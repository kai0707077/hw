==> flow/design.v <==
`timescale 1ns/1ps
module shift_add_multiplier (
    input  wire         clk,
    input  wire         rst_n,
    input  wire         start,         
    input  wire [31:0]  A,             
    input  wire [31:0]  B,             
    output wire [63:0]  product,       
    output wire         done           
);
    reg [63:0] partial_product;
    reg [31:0] multiplicand;
    reg [63:0] multiplicand_tmp;
    reg [31:0] multiplier;
    reg [5 :0] bit_count;   
    reg        done_reg;
    reg        start_flag;
    assign done    = done_reg;
    assign product = partial_product;
    always @(posedge clk or negedge rst_n) begin
        if (!rst_n) begin
            partial_product  <= 64'd0;
            multiplicand_tmp <= 64'd0;
            multiplier       <= 32'd0;
            bit_count        <= 6'd0;
            done_reg         <= 1'b0;
            start_flag       <= 1'b0;
        end
        else begin
            if (start) begin
                partial_product  <= 64'd0;
                multiplicand_tmp <= {32'b0,A};
                multiplier       <= B;
                bit_count        <= 6'd0;
                done_reg         <= 1'b0;
                start_flag       <= 1'b1;
            end
            else if (!done_reg && start_flag) begin
                if (multiplier[0] == 1'b1) begin
                    partial_product <= partial_product + multiplicand_tmp;
                end
                multiplier       <= multiplier >> 1;
                multiplicand_tmp <= multiplicand_tmp << 1;
                bit_count        <= bit_count + 1'b1;
                if (bit_count == 6'd31) begin
                    done_reg   <= 1'b1;
                    start_flag <= 1'b0;
                end
            end
        end
    end
endmodule
Reports on shift_add_multiplier
The steps from the RTL of shift_add_multiplier to its reports follow in flow order. Line numbers count from 1 in the design file above. Cell names lack the library's common part. A cell with n/a has no value.

Top module: shift_add_multiplier. Clock input: clk. Standard-cell library: sky130hd. Timing corner: tt_025C_1v80.

After elaboration
Source: Yosys, flattened and elaborated, memories not mapped. Widths are those after wreduce. Registers that Yosys merges into a memory's read port (data or address) are not register bits. Print and check cells do not count. Equal cells are merged and count once.

Register bits after elaboration: 168. The entry for bits of input ports reads 67. The entry for cells after elaboration reads 31.

Add/subtract/negate cells: 2. Reductions and logical operators: 7. Under mux-type cells stands 15. Equality and inequality tests: 1.

Operators by type and width (count): 64-bit two-way mux (5); 64-bit adder (1); 32-bit two-way mux (2); 6-bit two-way mux (2); 2-bit nonzero test (3); 6-bit by 1-bit adder with 6-bit output (second input constant) (1); 6-bit by 5-bit == test with 1-bit output (second input constant) (1); 1-bit two-way mux (6); 2-bit AND reduction (2); 1-bit logical AND (1); 1-bit logical NOT (1).

Logic depth
Longest topological path by Yosys (ltp), each cell counted once; first at word level (registers and memories cut), then after technology mapping (sequential cells cut; the memories' decode and read muxes count).

Word-level depth: 4. For ABC_AREA the number is 0. Under mapped depth stands 13. Gate-level depth less buffers: 13.

After synthesis
Source: synth_stat.txt of the flow (Yosys; design flattened, memories mapped). It holds for the ABC_AREA given above (unset counts as 0); a run with the other value may have another netlist. Totals and module areas in this step are rounded.

Cells by type (count): dfrtp_1 (168); nand2_1 (235); ha_1 (64); o21ai_0 (157); mux2i_1 (62); a21oi_1 (101); a21o_1 (42); xor2_1 (34); clkbuf_1 (65); xnor2_1 (27); nand4_1 (19); nor2_1 (31); o21a_1 (11); a31oi_1 (11); o21bai_1 (9); inv_1 (16); a211oi_1 (7); and3_1 (8).

Not listed: further types 48, cells in them 113.

Under cell area after synthesis stands 10400 µm². Standard cells after synthesis: 1180. The figure for flip-flops is 168. For area of sequential cells the number is 4200 µm².

Worst setup path after synthesis
Path of least setup slack by OpenSTA after synthesis, without wires, with an ideal clock, recovery checks aside; 20% of the period is set as input and as output delay. Where synthesis merged equal registers, the netlist keeps one of their names.

Kind: reg2reg. From: register (no name shown). To: register (no name shown). The figure for data required time is 3752 ps. Under delay of the path stands 2963 ps. Under period stands 3880 ps. Under slack stands 917 ps. The figure for arrival time is 2835 ps. The figure for stages is 12. For synthesis period reached the number is 2963 ps.

"delay of the path" is the arrival time less input delay plus setup time. "stages": output pins that drive a net of the path, with the launching flip-flop's if there is one; two outputs of one cell count as two. "synthesis period reached" is the clock period less the worst setup slack; recovery checks do not enter. This is arithmetic on one report: input and output delays are still those of the set period (20% each). Between the ends stands the longest chain of elaborated cells between them, by number of cells; it is not shown to be the way that was timed. Of several equally long chains one is given. Each line given opens the expression or statement behind the cell; cells for indexed reads and writes are added by Yosys, which also makes memories of some case tables.

Path through: dfrtp_1 -> ha_1 -> a211oi_1 -> o211ai_2 -> a31o_1 -> a211o_1 -> a21oi_4 -> o31a_4 -> o21ai_4 -> a41oi_2 -> mux2i_1 -> mux2_1. Cells in the longest elaborated chain: 4.

RTL lines, path post-synthesis: start: declaration (line 11); start: assignment (line 22); start: assignment (line 40); 64-bit adder (line 40); 64-bit two-way mux (line 39) `if (multiplier[0] == 1'b1) begin`; 64-bit two-way mux (line 38) `else if (!done_reg && start_flag) begin`; 64-bit two-way mux (line 30) `if (start) begin`; end: assignment (line 31); end: assignment (line 40); end: declaration (line 11).

Timing after layout
Path of least setup slack in the final report of run A (OpenROAD, finished layout, wires in). Where an end is a register, its clock arrival counts in the times. The report prints the path's times to 10 ps; the period is as set.

Kind: reg2reg. From: register (no name shown). To: register (no name shown). Under period stands 4800 ps. The figure for data required time is 5130 ps. The figure for arrival time is 3740 ps. Under slack stands 1390 ps. The figure for stages is 14.

Between the ends stands the longest chain of elaborated cells between them, by number of cells; it is not shown to be the way that was timed. Of several equally long chains one is given.

Path through: dfrtp_1 -> ha_4 -> inv_1 -> fa_1 -> nor2b_2 -> o31a_1 -> o41ai_1 -> a32o_2 -> o31ai_4 -> a21boi_4 -> nor4_2 -> o31a_1 -> o21ai_0 -> a32o_1. Cells in the longest elaborated chain: 4.

RTL lines, path post-layout: start: declaration (line 11); start: assignment (line 22); start: assignment (line 40); 64-bit adder (line 40); 64-bit two-way mux (line 39) `if (multiplier[0] == 1'b1) begin`; 64-bit two-way mux (line 38) `else if (!done_reg && start_flag) begin`; 64-bit two-way mux (line 30) `if (start) begin`; end: assignment (line 31); end: assignment (line 40); end: declaration (line 11).

Data sheet: physical implementation of shift_add_multiplier

2 stored runs of shift_add_multiplier in the flow (synthesis by Yosys, layout by OpenROAD, sky130hd cells), in arbitrary order. Constraints: input delay and output delay 20% of the set period each, output load 0.01 pF. "achieved period" = clock period - worst setup slack. The figure is calculated, with input and output delays left at 20% of the set period. "critical path time" is the time allowed to the run's worst setup path (the clock period less input and output delay, where it has them) less its slack. Clock arrival times count: a late capture clock shortens it, a late launch clock lengthens it. "total power of the final layout" rests on the timing tool's default activity at the inputs, not on a simulated workload. "critical path time" is known to 10 ps. Measured values are rounded.

Files of run A:
==> flow/run.sh <==
#!/bin/bash
# the make line also repeats the synthesis and layout settings of config.mk as NAME=value (left out here)
make -C /OpenROAD-flow-scripts/flow DESIGN_CONFIG=/design/flow/config.mk WORK_HOME=/design/flow/orfs CLKGATE_MAP_FILE= finish
==> flow/config.mk <==
export PLATFORM = sky130hd
export DESIGN_NAME = shift_add_multiplier
export DESIGN_NICKNAME = shift_add_multiplier
export VERILOG_FILES = /design/flow/design.v
export SDC_FILE = /design/flow/constraint.sdc
export NUM_CORES = 4
export LEC_CHECK = 0
export CAP_MARGIN = 10
export CORE_ASPECT_RATIO = 0.79
export CORE_MARGIN = 2
export CORE_UTILIZATION = 64
export GPL_TIMING_DRIVEN = 0
export PLACE_DENSITY = 0.93
export SETUP_SLACK_MARGIN = 1.32
export SLEW_MARGIN = 20
export TNS_END_PERCENT = 95
==> flow/constraint.sdc <==
create_clock -name core_clock -period 4.8 [get_ports {clk}]
set_input_delay 0.9600 -clock core_clock [delete_from_list [all_inputs] [get_ports {clk}]]
set_output_delay 0.9600 -clock core_clock [all_outputs]
set_load 0.01 [all_outputs]

Results of run A. The area of the synthesized netlist is 10400 µm². For the critical path time the run shows 3410 ps. Worst path kind: reg2reg. The utilization after routing is 80.4 %. The total negative slack reads 0 ps. The setup slack of the worst path is 1390 ps. The achieved period comes to 3409 ps. The standard-cell area of the final layout reads 12800 µm². For the total power of the final layout the run shows 3880 µW. The measured area of the die is 17300 µm². The worst hold slack in the final report is 521 ps.

Files of run B:
==> flow/run.sh <==
#!/bin/bash
# the make line also repeats the synthesis and layout settings of config.mk as NAME=value (left out here)
make -C /OpenROAD-flow-scripts/flow DESIGN_CONFIG=/design/flow/config.mk WORK_HOME=/design/flow/orfs CLKGATE_MAP_FILE= finish
==> flow/config.mk <==
export PLATFORM = sky130hd
export DESIGN_NAME = shift_add_multiplier
export DESIGN_NICKNAME = shift_add_multiplier
export VERILOG_FILES = /design/flow/design.v
export SDC_FILE = /design/flow/constraint.sdc
export NUM_CORES = 4
export LEC_CHECK = 0
export CAP_MARGIN = 20
export CORE_MARGIN = 2
export CORE_UTILIZATION = 67
export CTS_CLUSTER_DIAMETER = 317
export GPL_ROUTABILITY_DRIVEN = 1
export MAX_ROUTING_LAYER = met4
export MIN_ROUTING_LAYER = met1
export SLEW_MARGIN = 15
export TNS_END_PERCENT = 35
==> flow/constraint.sdc <==
create_clock -name core_clock -period 2.51 [get_ports {clk}]
set_input_delay 0.5020 -clock core_clock [delete_from_list [all_inputs] [get_ports {clk}]]
set_output_delay 0.5020 -clock core_clock [all_outputs]
set_load 0.01 [all_outputs]

Outcome of run B: stopped before the end: clock tree synthesis reported DPL-0033.
